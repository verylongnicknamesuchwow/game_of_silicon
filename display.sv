==> flow/design.v <==
module display (
    input logic clk,
    input logic [31:0] display_data,
    output logic [7:0] segment_pins,
    output logic [3:0] display_select
);
  logic [1:0] display_counter = 0;
  always_ff @(posedge clk) begin
    display_select = 1'b1 << display_counter;
    segment_pins   = display_data[display_counter*8+:8];
    display_counter += 1;
  end
endmodule
-- From RTL to reports: display
What the tools print for display, step after step.
Lines are those of the file above, counted from 1.
Cell names lack the library's common part.
The mark -- stands for no value.
- top: display
- clock: clk
- library: sky130hd
- library corner: tt_025C_1v80

-- Word level
Counts by Yosys on the flattened word-level netlist (proc, flatten, opt, wreduce; memories kept). Register bits leave out memories and registers merged into their read ports (data or address); mux counts leave out enables and synchronous resets folded into registers. Print and check cells are left out. Cells with the same type and inputs are merged into one.
- noted shift-type cells: 2
- noted $add $sub $neg: 1
- operator list (cell ; count):
    indexed select 32 x 6 -> 8 bit ; 1
    left shift 1 x 2 -> 4 bit with constant A ; 1
    adder 2 x 1 -> 2 bit with constant B ; 1
- cells after elaboration: 6
- flip-flop bits (word level): 14
- input port bits at 33
- noted output and inout bits: 12

-- Longest topological paths
Depth = most cells in a row (Yosys ltp): at word level without a register or memory, in the mapped netlist without a sequential cell, where the memories' decode and read muxes count.
- noted depth in word-level cells: 1
- ABC_AREA at 0
- noted mapped depth: 3
- noted mapped depth without buffers: 1

-- Netlist
The flow's flattened synthesis, as Yosys stat reports it; memories are mapped. The netlist is that of the ABC_AREA named above (0 if unset); the other value can give another one.
The area totals of this step are shown rounded.
- cells by type (cell type ; count ; total area (um^2)):
    dfxtp_1 ; 14 ; 280.269
    mux4_1 ; 4 ; 105.101
    mux4_2 ; 4 ; 90.086
    buf_12 ; 1 ; 20.019
    buf_6 ; 1 ; 11.261
    xor2_1 ; 1 ; 8.758
    and2b_1 ; 1 ; 7.507
    and2_1 ; 1 ; 6.256
    nor2b_1 ; 1 ; 6.256
    buf_2 ; 1 ; 5.005
    inv_1 ; 1 ; 3.754
    nor2_1 ; 1 ; 3.754
- noted synthesis area: 548.0 um^2
- noted sequential area: 280.3 um^2
- buffers: 3
- noted mapped flip-flops: 14
- standard cells after synthesis at 31

-- Path before layout
Source: OpenSTA report_checks on the synthesized netlist (no wires, ideal clock, input and output delay 20% of the period each), path of least setup slack; recovery checks are left aside. Register names are those of the netlist, which keeps one name where synthesis merged equal registers.
- path kind: reg2reg
- start: register (name not given)
- end: register segment_pins[2]
- stages: 4
- noted time at the first pin: 0.000 ns
- path buffers: 2
- noted arrival: 1.008 ns
- period: 1.24 ns
- path slack at 0.098 ns
- library setup time: 0.135 ns
- path delay at 1.143 ns
- required time at 1.105 ns
- noted period reached after synthesis: 1.142 ns
"path delay" = arrival - input delay + setup time.
"stages": output pins that drive a net of the path, with the launching flip-flop's if there is one; two outputs of one cell count as two.
"period reached after synthesis" = period - worst setup slack (recovery checks aside). The figure is calculated, with input and output delays left at 20% of the set period.
Between the ends stands the longest chain of elaborated cells between them, by number of cells; it is not shown to be the way that was timed. Of several equally long chains one is given.
A line is the first line of the expression or statement that the cell stems from. Yosys adds cells for indexed reads and writes and turns some case tables into memories.
- path through: dfxtp_1 > buf_6 > buf_12 > mux4_2
- noted length of the longest elaborated chain: 1
- noted elaborated cells between the ends (all ways): 1
- RTL lines with such cells: 1
- those cells by class: shift: 1
- RTL lines, path after synthesis (element ; RTL line ; RTL):
    indexed select 32 x 6 -> 8 bit ; 10 ; segment_pins   = display_data[display_counter*8+:8];
    to (assign) ; 10 ;
    to (decl) ; 4 ; output logic [7:0] segment_pins,

-- Worst path after layout
Path of least setup slack in the final report of stored run 1 (OpenROAD, finished layout, wires in). Where an end is a register, its clock arrival counts in the times.
- path kind: reg2reg
- start: register (name not given)
- end: register segment_pins[4]
- path slack at 0.07 ns
- period: 1.19 ns
- library setup time: 0.12 ns
- stages: 3
- noted arrival: 1.28 ns
- required time at 1.34 ns
- path buffers: 1
- noted time at the first pin: 0.27 ns
Between the ends stands the longest chain of elaborated cells between them, by number of cells; it is not shown to be the way that was timed. Of several equally long chains one is given.
- path through: dfxtp_4 > buf_6 > mux4_2
- noted length of the longest elaborated chain: 1
- noted elaborated cells between the ends (all ways): 1
- RTL lines with such cells: 1
- those cells by class: shift: 1
- RTL lines, path post-layout (element ; RTL line ; RTL):
    indexed select 32 x 6 -> 8 bit ; 10 ; segment_pins   = display_data[display_counter*8+:8];
    to (assign) ; 10 ;
    to (decl) ; 4 ; output logic [7:0] segment_pins,

==> results <==
Settings and measured results of 2 stored flow runs for module display (sky130hd), not sorted in any way. The constraints put input and output delay at 20% of the set period each and load the outputs with 0.01 pF.
"period achieved": clock period set for the run, less the worst setup slack. It is reckoned from that one timing run; input and output delays stay at 20% of the period that was set.
"overall power": no workload was simulated; the value follows from the tool's default switching activity.
The results are shown rounded.

Stored run 1

==> flow/run.sh <==
#!/bin/bash
# the make line also repeats the synthesis and layout settings of config.mk as NAME=value (left out here)
make -C /OpenROAD-flow-scripts/flow DESIGN_CONFIG=/design/flow/config.mk WORK_HOME=/design/flow/orfs CLKGATE_MAP_FILE= finish
==> flow/config.mk <==
export PLATFORM = sky130hd
export DESIGN_NAME = display
export DESIGN_NICKNAME = display
export VERILOG_FILES = /design/flow/design.v
export SDC_FILE = /design/flow/constraint.sdc
export NUM_CORES = 4
export LEC_CHECK = 0
export CAP_MARGIN = 20
export CORE_MARGIN = 2
export CORE_UTILIZATION = 40
export SETUP_SLACK_MARGIN = 0.28
export SLEW_MARGIN = 20
==> flow/constraint.sdc <==
create_clock -name core_clock -period 1.19 [get_ports {clk}]
set_input_delay 0.2380 -clock core_clock [delete_from_list [all_inputs] [get_ports {clk}]]
set_output_delay 0.2380 -clock core_clock [all_outputs]
set_load 0.01 [all_outputs]

Measured in stored run 1:
- chip area after synthesis (Yosys): 548.0 um^2
- die area at 1682 um^2
- standard-cell area after layout: 1041 um^2
- noted the setup slack of the worst path: 0.066 ns
- overall power: 0.0009704 W
- noted the period achieved: 1.124 ns

Stored run 2

==> flow/run.sh <==
#!/bin/bash
# the make line also repeats the synthesis and layout settings of config.mk as NAME=value (left out here)
make -C /OpenROAD-flow-scripts/flow DESIGN_CONFIG=/design/flow/config.mk WORK_HOME=/design/flow/orfs CLKGATE_MAP_FILE= finish
==> flow/config.mk <==
export PLATFORM = sky130hd
export DESIGN_NAME = display
export DESIGN_NICKNAME = display
export VERILOG_FILES = /design/flow/design.v
export SDC_FILE = /design/flow/constraint.sdc
export NUM_CORES = 4
export LEC_CHECK = 0
export CAP_MARGIN = 35
export CORE_ASPECT_RATIO = 0.73
export CORE_MARGIN = 2
export CORE_UTILIZATION = 15
export CTS_CLUSTER_DIAMETER = 311
export GPL_ROUTABILITY_DRIVEN = 0
export MAX_ROUTING_LAYER = met4
export MIN_ROUTING_LAYER = met1
export PLACE_DENSITY_LB_ADDON = 0.06
export SETUP_SLACK_MARGIN = 0.09
export SLEW_MARGIN = 10
export TNS_END_PERCENT = 90
==> flow/constraint.sdc <==
create_clock -name core_clock -period 0.684 [get_ports {clk}]
set_input_delay 0.1368 -clock core_clock [delete_from_list [all_inputs] [get_ports {clk}]]
set_output_delay 0.1368 -clock core_clock [all_outputs]
set_load 0.01 [all_outputs]

Measured in stored run 2:
- chip area after synthesis (Yosys): 548.0 um^2
- die area at 4159 um^2
- standard-cell area after layout: 1116 um^2
- noted the setup slack of the worst path: -0.424 ns
- overall power: 0.001907 W
- noted the period achieved: 1.108 ns
